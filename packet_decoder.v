==> flow/design.v <==
`timescale 1ns / 1ps
module packet_decoder(
    input wire clk,
    input wire rst,
    input wire [31:0] packet4_byte,
    input wire data_valid,
    input wire last_valid,
    input wire [3:0] keep,
    output reg [31:0] payload,
    output reg payload_valid,
    output reg [47:0] dest_addr,  
    output reg [47:0] src_addr,  
    output reg [31:0] vlan_tag,  
    output reg [15:0] eth_type,  
    output reg payload_last_valid,
    output reg [3:0] payload_keep,
    output wire dest_addr_valid,
    output wire src_addr_valid,
    output wire vlan_tag_valid,
    output wire eth_type_valid
    );
    reg [11:0] byte_cnt;
    reg vlan_flag;
    reg payload_overflow;
    reg [15:0] temp_payload;
    reg [1:0] overflow_keep;
    localparam MTU = 1522;
    always @(posedge clk,negedge rst) begin
        if(!rst) begin
            byte_cnt <= 0;
            vlan_flag <= 0;
            payload_valid <= 0;
            payload <= 0;
            dest_addr <= 0;
            src_addr <= 0;
            vlan_tag <= 0;
            eth_type <= 0;
            payload_last_valid <= 0;
            payload_keep <= 0;
            payload_overflow <= 0;
        end
        else begin
            if(data_valid || payload_overflow) begin         
                byte_cnt <= byte_cnt + 1;
                case(byte_cnt + 1)
                    12'd1 : begin
                            dest_addr [31:0] <= packet4_byte;
                    end
                    12'd2 : begin
                            {src_addr [15:0],dest_addr [47:32]} <= packet4_byte;  
                    end
                    12'd3 : begin
                            src_addr [47:16] <= packet4_byte;
                    end
                    12'd4 : begin
                            if(packet4_byte[31:16] == 16'h8100) begin  
                                vlan_tag [31:0] <= packet4_byte;
                                vlan_flag <= 1'b1;
                            end
                            else begin
                                eth_type [15:0] <= packet4_byte [15:0];
                                payload [15:0] <= packet4_byte [31:16];
                                payload_valid <= 1'b0;
                                vlan_flag <= 1'b0;
                            end
                    end
                    12'd5 : begin
                            if(vlan_flag ) begin
                                eth_type [15:0] <= packet4_byte [15:0];
                                payload [15:0] <= packet4_byte [31:16];
                                payload_valid <= 1'b0;
                            end
                            else begin
                                payload [31:16] <= packet4_byte [15:0];
                                temp_payload <= packet4_byte [31:16];
                                payload_valid <= 1'b1;
                            end
                    end
                    12'd6 : begin
                            if(vlan_flag) begin
                                payload [31:16] <= packet4_byte [15:0];
                                temp_payload <= packet4_byte [31:16];
                                payload_valid <= 1'b1;
                            end
                            else begin
                                payload <= {packet4_byte[15:0],temp_payload};
                                temp_payload <= packet4_byte [31:16];
                                vlan_flag <= 1'b0;
                            end
                    end       
                    default : begin
                            if (!payload_overflow) begin  
                                if(last_valid || ( 4*(byte_cnt+1)>= MTU )) begin   
                                    case(keep)
                                        4'b0000 : begin
                                                    payload [15:0] <= temp_payload;
                                                    payload_keep <= 4'b0011;
                                                    byte_cnt <= 0;
                                                    payload_valid <= 1'b0;
                                                    payload_last_valid <= 1'b1;
                                        end
                                        4'b0001 : begin
                                                    payload [23:0] <= {packet4_byte [7:0],temp_payload};
                                                    payload_keep <= 4'b0111;
                                                    byte_cnt <= 0;
                                                    payload_valid <= 1'b0;
                                                    payload_last_valid <= 1'b1;
                                        end
                                        4'b0011 : begin
                                                    payload <= {packet4_byte [15:0],temp_payload};
                                                    payload_keep <= 4'b1111;
                                                    byte_cnt <= 0;
                                                    payload_valid <= 1'b0;
                                                    payload_last_valid <= 1'b1;
                                        end
                                        4'b0111 : begin
                                                    payload  <= {packet4_byte [15:0],temp_payload};
                                                    temp_payload [7:0] <= packet4_byte [23:16]; 
                                                    payload_overflow <= 1'b1;
                                                    overflow_keep <= 2'b01;
                                        end
                                        4'b1111 : begin
                                                    payload <= {packet4_byte [15:0],temp_payload};
                                                    temp_payload <= packet4_byte [31:16]; 
                                                    payload_overflow <= 1'b1;
                                                    overflow_keep <= 2'b11;
                                        end
                                        default : begin
                                                    payload <= payload;
                                        end
                                    endcase 
                                end
                                else begin 
                                    payload <= {packet4_byte [15:0],temp_payload};
                                    temp_payload <= packet4_byte [31:16];
                                end
                            end
                            else begin
                                case (overflow_keep)
                                    2'b01 : begin
                                                payload [7:0] <= temp_payload [7:0];
                                                payload_valid <= 1'b0;
                                                payload_last_valid <= 1'b1;
                                                payload_keep <= 4'b0001;
                                                byte_cnt <= 0;
                                                payload_overflow <= 0;
                                    end
                                    2'b11 : begin
                                                payload [15:0] <= temp_payload;
                                                payload_valid <= 1'b0;
                                                payload_last_valid <= 1'b1;
                                                payload_keep <= 4'b0011;
                                                byte_cnt <= 0;
                                                payload_overflow <= 0;
                                    end
                                    default : begin
                                                payload <= payload;
                                    end
                                endcase
                            end
                    end
                endcase
            end
            else begin
                if (!byte_cnt) begin
                    payload_last_valid <= 1'b0;
                end
                else begin
                    byte_cnt <= byte_cnt;
                end
            end
        end
    end
    assign dest_addr_valid = (byte_cnt == 2);
    assign src_addr_valid = (byte_cnt == 3);
    assign vlan_tag_valid = (byte_cnt == 4) && vlan_flag;
    assign eth_type_valid = (byte_cnt == 5);
endmodule
* From RTL to reports: packet_decoder
The steps from the RTL of packet_decoder to its reports follow in flow order.
Lines are those of the file above, counted from 1.
Operators carry their Yosys type and port widths (W data, S select, Z words).
Cell names lack the library's common part.
Not given: -
- Design top :: packet_decoder
- Clock port :: clk
- Standard-cell library :: sky130hd
- Corner :: tt_025C_1v80

* Word level
Counts by Yosys on the flattened word-level netlist (proc, flatten, opt, wreduce; memories kept). Register bits leave out memories and registers merged into their read ports (data or address). Print and check cells are left out.
- Register bits :: 214
- Input port bits :: 40
- Output and inout bits :: 186
- Word-level cells :: 170
- Add/sub/neg operators :: 1
- Order comparisons :: 1
- Equality and inequality tests :: 35
- Muxes and demuxes :: 71
- Bitwise gates (word level) :: 4
- Reduce/logical cells :: 39
** Operators with widths (number)
- $mux W8 :: 30
- $pmux W8 S3 :: 4
- $pmux W8 S4 :: 2
- $mux W12 :: 5
- $eq A13 B3 Y1 const B :: 3
- $pmux W16 S2 :: 1
- $mux W16 :: 2
- $eq A13 B2 Y1 const B :: 2
- $eq A12 B2 Y1 const B :: 2
- $eq A12 B3 Y1 const B :: 2
- $reduce_and A7 Y1 :: 3
- $reduce_and A5 Y1 :: 4
- $mux W1 :: 20
- $reduce_and A6 Y1 :: 3
- $eq A16 B16 Y1 const B :: 1
- $ge A15 B11 Y1 const B :: 1
- $add A12 B1 Y13 const B :: 1
- $eq A13 B1 Y1 const B :: 1
- $logic_not A12 Y1 :: 1
- $ne A2 B2 Y1 const B :: 6
- $ne A4 B2 Y1 const B :: 3
- $pmux W4 S3 :: 1
- $reduce_and A2 Y1 :: 5
- $reduce_bool A2 Y1 :: 5
- $reduce_bool A5 Y1 :: 2
- $reduce_or A3 Y1 :: 3
- $reduce_or A4 Y1 :: 2
- $pmux W4 S2 :: 1
Other operator kinds: 27; their cells: 35.

* Depth
Depth = most cells in a row (Yosys ltp): at word level without a register or memory, in the mapped netlist without a sequential cell, where the memories' decode and read muxes count.
- Word-level depth :: 7
- ABC_AREA :: 0
- Mapped depth :: 12
- Depth with buffers taken out :: 9

* After synthesis
The flow's flattened synthesis, as Yosys stat reports it; memories are mapped. The netlist is that of the ABC_AREA named above (0 if unset); the other value can give another one.
Totals and module areas in this step are rounded.
** Cells by type
- dfrtp_1 :: number 196, total area 4.9E+03 µm²
- mux2_2 :: number 173, total area 1.95E+03 µm²
- edfxtp_1 :: number 16, total area 480.461 µm²
- nor2b_1 :: number 19, total area 118.864 µm²
- buf_2 :: number 18, total area 90.086 µm²
- mux2_1 :: number 7, total area 78.826 µm²
- nor2_1 :: number 21, total area 78.826 µm²
- ha_1 :: number 6, total area 75.072 µm²
- nand2_1 :: number 20, total area 75.072 µm²
- o21ai_0 :: number 15, total area 75.072 µm²
- a22o_1 :: number 7, total area 61.309 µm²
- nor3_1 :: number 11, total area 55.053 µm²
- a21oi_1 :: number 10, total area 50.048 µm²
- nor4_1 :: number 8, total area 50.048 µm²
- a211oi_4 :: number 2, total area 40.038 µm²
- dfxtp_1 :: number 2, total area 40.038 µm²
- and3_1 :: number 6, total area 37.536 µm²
- clkbuf_1 :: number 10, total area 37.536 µm²
Other cell types: 42; their cells: 94.
- Standard cells after synthesis :: 641
- Cell area after synthesis :: 8994 µm²
- Sequential area :: 5425 µm²
- Flip-flop cells :: 214
- Buffer cells :: 34

* Worst setup path after synthesis
Path of least setup slack by OpenSTA after synthesis, without wires, with an ideal clock, recovery checks aside; 20% of the period is set as input and as output delay. Where synthesis merged equal registers, the netlist keeps one of their names.
- Kind :: register to register
- Start point :: register byte_cnt[0]
- End point :: register payload[3]
- Clock period :: 4180 ps
- Setup time :: 127 ps
- Launch time at the first pin :: 0 ps
- Arrival :: 2810 ps
- Data required time :: 4053 ps
- Path slack :: 1243 ps
- Path delay :: 2937 ps
- Stages on the path :: 12
- Path buffers :: 2
- Synthesis period reached :: 2937 ps
"path delay" is the arrival time less input delay plus setup time.
"stages on the path": output pins that drive a net of the path, with the launching flip-flop's if there is one; two outputs of one cell count as two.
"synthesis period reached" is the clock period less the worst setup slack; recovery checks do not enter. This is arithmetic on one report: input and output delays are still those of the set period (20% each).
The rows between start and end are the longest chain of elaborated cells between them; the timing report does not say that the signal goes this way. Where chains are equally long, one stands for them.
Each line given opens the expression or statement behind the cell; cells for indexed reads and writes are added by Yosys, which also makes memories of some case tables.
At most two assigning lines are given for a register; there are more.
- Cell sequence :: dfrtp_1 -> ha_1 -> buf_2 -> and3_1 -> nor3_1 -> a31oi_1 -> nor4_2 -> nand3_2 -> nor2_2 -> buf_2 -> mux2_2 -> mux2_1
- Length of the longest elaborated chain :: 6
- Elaborated cells between the ends (all ways) :: 20
- Classes of those cells :: add/sub (1); compare (1); eq/ne (11); mux (3); logic (1); reduce/logical (3)
** Ends and longest elaborated chain, post-synthesis
- start: declaration :: line 22 : reg [11:0] byte_cnt;
- start: assignment :: line 44 : byte_cnt <= byte_cnt + 1;
- start: assignment :: line 169 : byte_cnt <= byte_cnt;
- $add A12 B1 Y13 :: line 93 : if(last_valid || ( 4*(byte_cnt+1)>= MTU )) begin
- $ge A15 B11 Y1 :: line 93
- $logic_or A1 B1 Y1 :: line 93
- $mux W8 :: line 93
- $mux W8 :: line 92 : if (!payload_overflow) begin
- $pmux W8 S4 :: line 45 : case(byte_cnt + 1)
- end: assignment :: line 62 : payload [15:0] <= packet4_byte [31:16];
- end: assignment :: line 70 : payload [15:0] <= packet4_byte [31:16];
- end: declaration :: line 9 : output reg [31:0] payload,

* Worst path after layout
From the final timing report of run A: the path of least setup slack in the routed layout; clock arrival at registers is part of the times.
The path's times are printed in steps of 10 ps; the period is the one set.
- Kind :: register to register
- Start point :: register byte_cnt[1]
- End point :: register payload[17]
- Clock period :: 1740 ps
- Setup time :: 110 ps
- Launch time at the first pin :: 540 ps
- Arrival :: 3280 ps
- Data required time :: 2140 ps
- Path slack :: -1140 ps
- Stages on the path :: 14
- Path buffers :: 4
The rows between start and end are the longest chain of elaborated cells between them; the timing report does not say that the signal goes this way. Where chains are equally long, one stands for them.
At most two assigning lines are given for a register; there are more.
- Cell sequence :: dfrtp_2 -> ha_4 -> buf_8 -> nand3_4 -> nor2_4 -> xor2_4 -> nor4_4 -> buf_6 -> and2_4 -> buf_8 -> a211o_4 -> o21ai_4 -> buf_12 -> mux2_4
- Length of the longest elaborated chain :: 6
- Elaborated cells between the ends (all ways) :: 18
- Classes of those cells :: add/sub (1); compare (1); eq/ne (9); mux (3); logic (1); reduce/logical (3)
** Ends and longest elaborated chain, post-layout
- start: declaration :: line 22 : reg [11:0] byte_cnt;
- start: assignment :: line 44 : byte_cnt <= byte_cnt + 1;
- start: assignment :: line 169 : byte_cnt <= byte_cnt;
- $add A12 B1 Y13 :: line 93 : if(last_valid || ( 4*(byte_cnt+1)>= MTU )) begin
- $ge A15 B11 Y1 :: line 93
- $logic_or A1 B1 Y1 :: line 93
- $mux W8 :: line 93
- $mux W8 :: line 92 : if (!payload_overflow) begin
- $pmux W8 S3 :: line 45 : case(byte_cnt + 1)
- end: assignment :: line 74 : payload [31:16] <= packet4_byte [15:0];
- end: assignment :: line 81 : payload [31:16] <= packet4_byte [15:0];
- end: declaration :: line 9 : output reg [31:0] payload,

Settings and measured results of 2 stored flow runs for module packet_decoder (sky130hd), not sorted in any way. The constraints put input and output delay at 20% of the set period each and load the outputs with 0.01 pF.
"achieved period" = clock period - worst setup slack. The figure is calculated, with input and output delays left at 20% of the set period.
"time on the worst setup path": the worst setup path's part of the clock period (all of it between registers, 20% less for each end at a port) less its slack. A launch clock that arrives late makes it longer, a capture clock that arrives late makes it shorter.
By "total power after layout" is meant OpenSTA's value without simulated activity: inputs other than the clock are taken to toggle once in ten clock periods, and the tool carries that through the logic.
"time on the worst setup path" is known to 10 ps.
The results are shown rounded.

** Run A
- Settings :: period_ns=1.74; CORE_UTILIZATION=36; SETUP_SLACK_MARGIN=0.34; PLACE_DENSITY=0.58; CORE_ASPECT_RATIO=1.4; TNS_END_PERCENT=55; ABC_AREA=0; GPL_TIMING_DRIVEN=0; CTS_CLUSTER_DIAMETER=317; CAP_MARGIN=30; MIN_ROUTING_LAYER=met2; CORE_MARGIN=2; SLEW_MARGIN=20
- Synthesis area :: 8994 µm²
- Smallest hold slack :: 481 ps
- Total power after layout :: 0.02929 W
- Die outline area :: 26280 µm²
- Time on the worst setup path :: 2880 ps
- Class of the worst setup path :: register to register
- Post-route setup TNS :: -219100 ps
- Standard-cell area of the final layout :: 15010 µm²
- Achieved period :: 2878 ps
- Setup slack of the worst path :: -1138 ps

** Run B
- Settings :: period_ns=3.08; CORE_UTILIZATION=72; CAP_MARGIN=20; CORE_MARGIN=2; SLEW_MARGIN=20
- Outcome :: unfinished; error DPL-0033 in placement
